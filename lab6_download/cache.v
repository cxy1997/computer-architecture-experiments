==> flow/design.v <==
`timescale 1ns / 1ps
module cache_32(clock, reset, INPUT, OUTPUT);
    input clock;
	 input reset;
	 input [31:0] INPUT;
	 output reg [31:0] OUTPUT;
	 initial begin
	    OUTPUT <= 0;
	 end
	 always @ (posedge clock)
	 begin
OUTPUT = INPUT;
	 end
endmodule
module cache_1(clock, reset, INPUT, OUTPUT);
    input clock;
	 input reset;
	 input INPUT;
	 output reg OUTPUT;
	 initial begin
	    OUTPUT <= 0;
	 end
	 always @ (posedge clock)
	 begin
OUTPUT = INPUT;
	 end
endmodule
module cache_5(clock, reset, INPUT, OUTPUT);
    input clock;
	 input reset;
	 input [4:0] INPUT;
	 output reg [4:0] OUTPUT;
	 initial begin
	    OUTPUT <= 0;
	 end
	 always @ (posedge clock)
	 begin
OUTPUT = INPUT;
	 end
endmodule
module cache_Ex(clock, reset, regDstIn, AluOpIn, ALUSrcIn, regDstOut, AluOpOut, ALUSrcOut);
    input clock;
	 input reset;
	 input regDstIn;
	 input [1:0] AluOpIn;
	 input ALUSrcIn;
	 output reg regDstOut;
	 output reg [1:0] AluOpOut;
	 output reg ALUSrcOut;
	 initial begin
	     regDstOut = 0;
		  AluOpOut = 0;
		  ALUSrcOut = 0;
	 end
	 always @ (posedge clock)
	 begin
begin
		      regDstOut = regDstIn;
		      AluOpOut = AluOpIn;
		      ALUSrcOut = ALUSrcIn;
		  end
	 end
endmodule
module cache_M(clock, reset, branchIn, memReadIn, memWriteIn, branchOut, memReadOut, memWriteOut);
    input clock;
	 input reset;
	 input branchIn;
	 input memReadIn;
	 input memWriteIn;
	 output reg branchOut;
	 output reg memReadOut;
	 output reg memWriteOut;
	 initial begin
	     branchOut = 0;
		  memReadOut = 0;
		  memWriteOut = 0;
	 end
	 always @ (posedge clock)
	 begin
begin
		      branchOut = branchIn;
		      memReadOut = memReadIn;
		      memWriteOut = memWriteIn;
		  end
	 end
endmodule
module cache_WB(clock, reset, regWriteIn, memToRegIn, regWriteOut, memToRegOut);
    input clock;
	 input reset;
	 input regWriteIn;
	 input memToRegIn;
	 output reg regWriteOut;
	 output reg memToRegOut;
	 initial begin
	     regWriteOut = 0;
		  memToRegOut = 0;
	 end
	 always @ (posedge clock)
	 begin
begin
	         regWriteOut = regWriteIn;
		      memToRegOut = memToRegIn;
		  end
	 end
endmodule
== Tool chain data of cache_32 ==
The steps from the RTL of cache_32 to its reports follow in flow order.
Lines are those of the file above, counted from 1.
Operators: Yosys type, input widths -> output width; for muxes data width and select width s.
Library cell names are shortened.
Not given: --
Inputs
  top: cache_32
  clock port: clock
  standard-cell library: sky130hd
  timing corner: tt_025C_1v80

== Elaborated design ==
Source: Yosys, flattened and elaborated, memories not mapped. Widths are those after wreduce; folded enables and synchronous resets count as part of the registers. Registers that Yosys merges into a memory's read port (data or address) are not register bits. Print and check cells do not count. Equal cells are merged and count once.
Bit counts
  input port bits: 34
  output and inout port bits: 32
  word-level cells: 1
  register bits: 32

== Depth ==
Longest topological path by Yosys (ltp), each cell counted once; first at word level (registers and memories cut), then after technology mapping (sequential cells cut; the memories' decode and read muxes count).
Logic depth
  depth after elaboration: 0
  ABC_AREA: 0
  gate-level depth with buffers: 0
  gate-level depth less buffers: 0

== Synthesis result ==
The flow's flattened synthesis, as Yosys stat reports it; memories are mapped. The netlist is that of the ABC_AREA named above (0 if unset); the other value can give another one.
The area totals of this step are shown rounded.
Mapped netlist
  mapped area: 641 µm²
  buffers: 0
  flip-flop cells: 32
  sequential part of the area: 641 µm²
  mapped cells: 32
Cell types
  dfxtp_1: count 32, total area 640.614 µm²

== Timing after synthesis ==
Source: OpenSTA report_checks on the synthesized netlist (no wires, ideal clock, input and output delay 20% of the period each), path of least setup slack; recovery checks are left aside. Register names are those of the netlist, which keeps one name where synthesis merged equal registers.
Path after synthesis
  path type: register to output
  start: register OUTPUT[0]
  end: output OUTPUT[0]
  path delay: 0.331 ns
  period: 0.785 ns
  buffers on the path: 0
  time at the first pin: 0.000 ns
  arrival: 0.331 ns
  required time: 0.628 ns
  setup slack: 0.297 ns
  stages: 1
  external output delay: 0.157 ns
  synthesis period reached: 0.488 ns
"path delay" = arrival - input delay + setup time.
At an output port there is no setup time.
"stages" counts driving pins, that of a launching flip-flop among them; a cell with two outputs on the path counts twice.
"synthesis period reached" is the clock period less the worst setup slack; recovery checks do not enter. This is arithmetic on one report: input and output delays are still those of the set period (20% each).
Between the ends, after synthesis
  path through: dfxtp_1
  length of the longest elaborated chain: 0
  elaborated cells between the ends (all ways): 0
  source lines of those cells: 0
Ends and longest elaborated chain, after synthesis
  start, declared: RTL line 6  | output reg [31:0] OUTPUT;
  start, assigned: RTL line 12  | OUTPUT = INPUT;
  end, declared: RTL line 6

Lab notebook: cache_32

cache_32: 2 stored runs of the Yosys and OpenROAD flow on sky130hd. The settings differ; the order carries no meaning. The constraints put input and output delay at 20% of the set period each and load the outputs with 0.01 pF.

Stored run 1
==> flow/run.sh <==
#!/bin/bash
# the make line also repeats the synthesis and layout settings of config.mk as NAME=value (left out here)
make -C /OpenROAD-flow-scripts/flow DESIGN_CONFIG=/design/flow/config.mk WORK_HOME=/design/flow/orfs CLKGATE_MAP_FILE= finish
==> flow/config.mk <==
export PLATFORM = sky130hd
export DESIGN_NAME = cache_32
export DESIGN_NICKNAME = cache_32
export VERILOG_FILES = /design/flow/design.v
export SDC_FILE = /design/flow/constraint.sdc
export NUM_CORES = 4
export LEC_CHECK = 0
export ABC_AREA = 0
export CAP_MARGIN = 15
export CELL_PAD_IN_SITES_GLOBAL_PLACEMENT = 2
export CORE_MARGIN = 2
export CORE_UTILIZATION = 63
export CTS_CLUSTER_DIAMETER = 38
export GPL_ROUTABILITY_DRIVEN = 1
export PLACE_DENSITY_LB_ADDON = 0.03
export SLEW_MARGIN = 20
==> flow/constraint.sdc <==
create_clock -name core_clock -period 0.247 [get_ports {clock}]
set_input_delay 0.0494 -clock core_clock [delete_from_list [all_inputs] [get_ports {clock}]]
set_output_delay 0.0494 -clock core_clock [all_outputs]
set_load 0.01 [all_outputs]

==> results of stored run 1 <==
did not finish, placement stopped with FLW-0024

Stored run 2
==> flow/run.sh <==
#!/bin/bash
# the make line also repeats the synthesis and layout settings of config.mk as NAME=value (left out here)
make -C /OpenROAD-flow-scripts/flow DESIGN_CONFIG=/design/flow/config.mk WORK_HOME=/design/flow/orfs CLKGATE_MAP_FILE= finish
==> flow/config.mk <==
export PLATFORM = sky130hd
export DESIGN_NAME = cache_32
export DESIGN_NICKNAME = cache_32
export VERILOG_FILES = /design/flow/design.v
export SDC_FILE = /design/flow/constraint.sdc
export NUM_CORES = 4
export LEC_CHECK = 0
export ABC_AREA = 0
export CAP_MARGIN = 20
export CORE_MARGIN = 2
export CORE_UTILIZATION = 50
export CTS_CLUSTER_SIZE = 80
export MIN_ROUTING_LAYER = met1
export PLACE_DENSITY = 0.65
export SLEW_MARGIN = 40
==> flow/constraint.sdc <==
create_clock -name core_clock -period 0.267 [get_ports {clock}]
set_input_delay 0.0534 -clock core_clock [delete_from_list [all_inputs] [get_ports {clock}]]
set_output_delay 0.0534 -clock core_clock [all_outputs]
set_load 0.01 [all_outputs]

==> results of stored run 2 <==
did not finish, placement stopped with GPL-0301
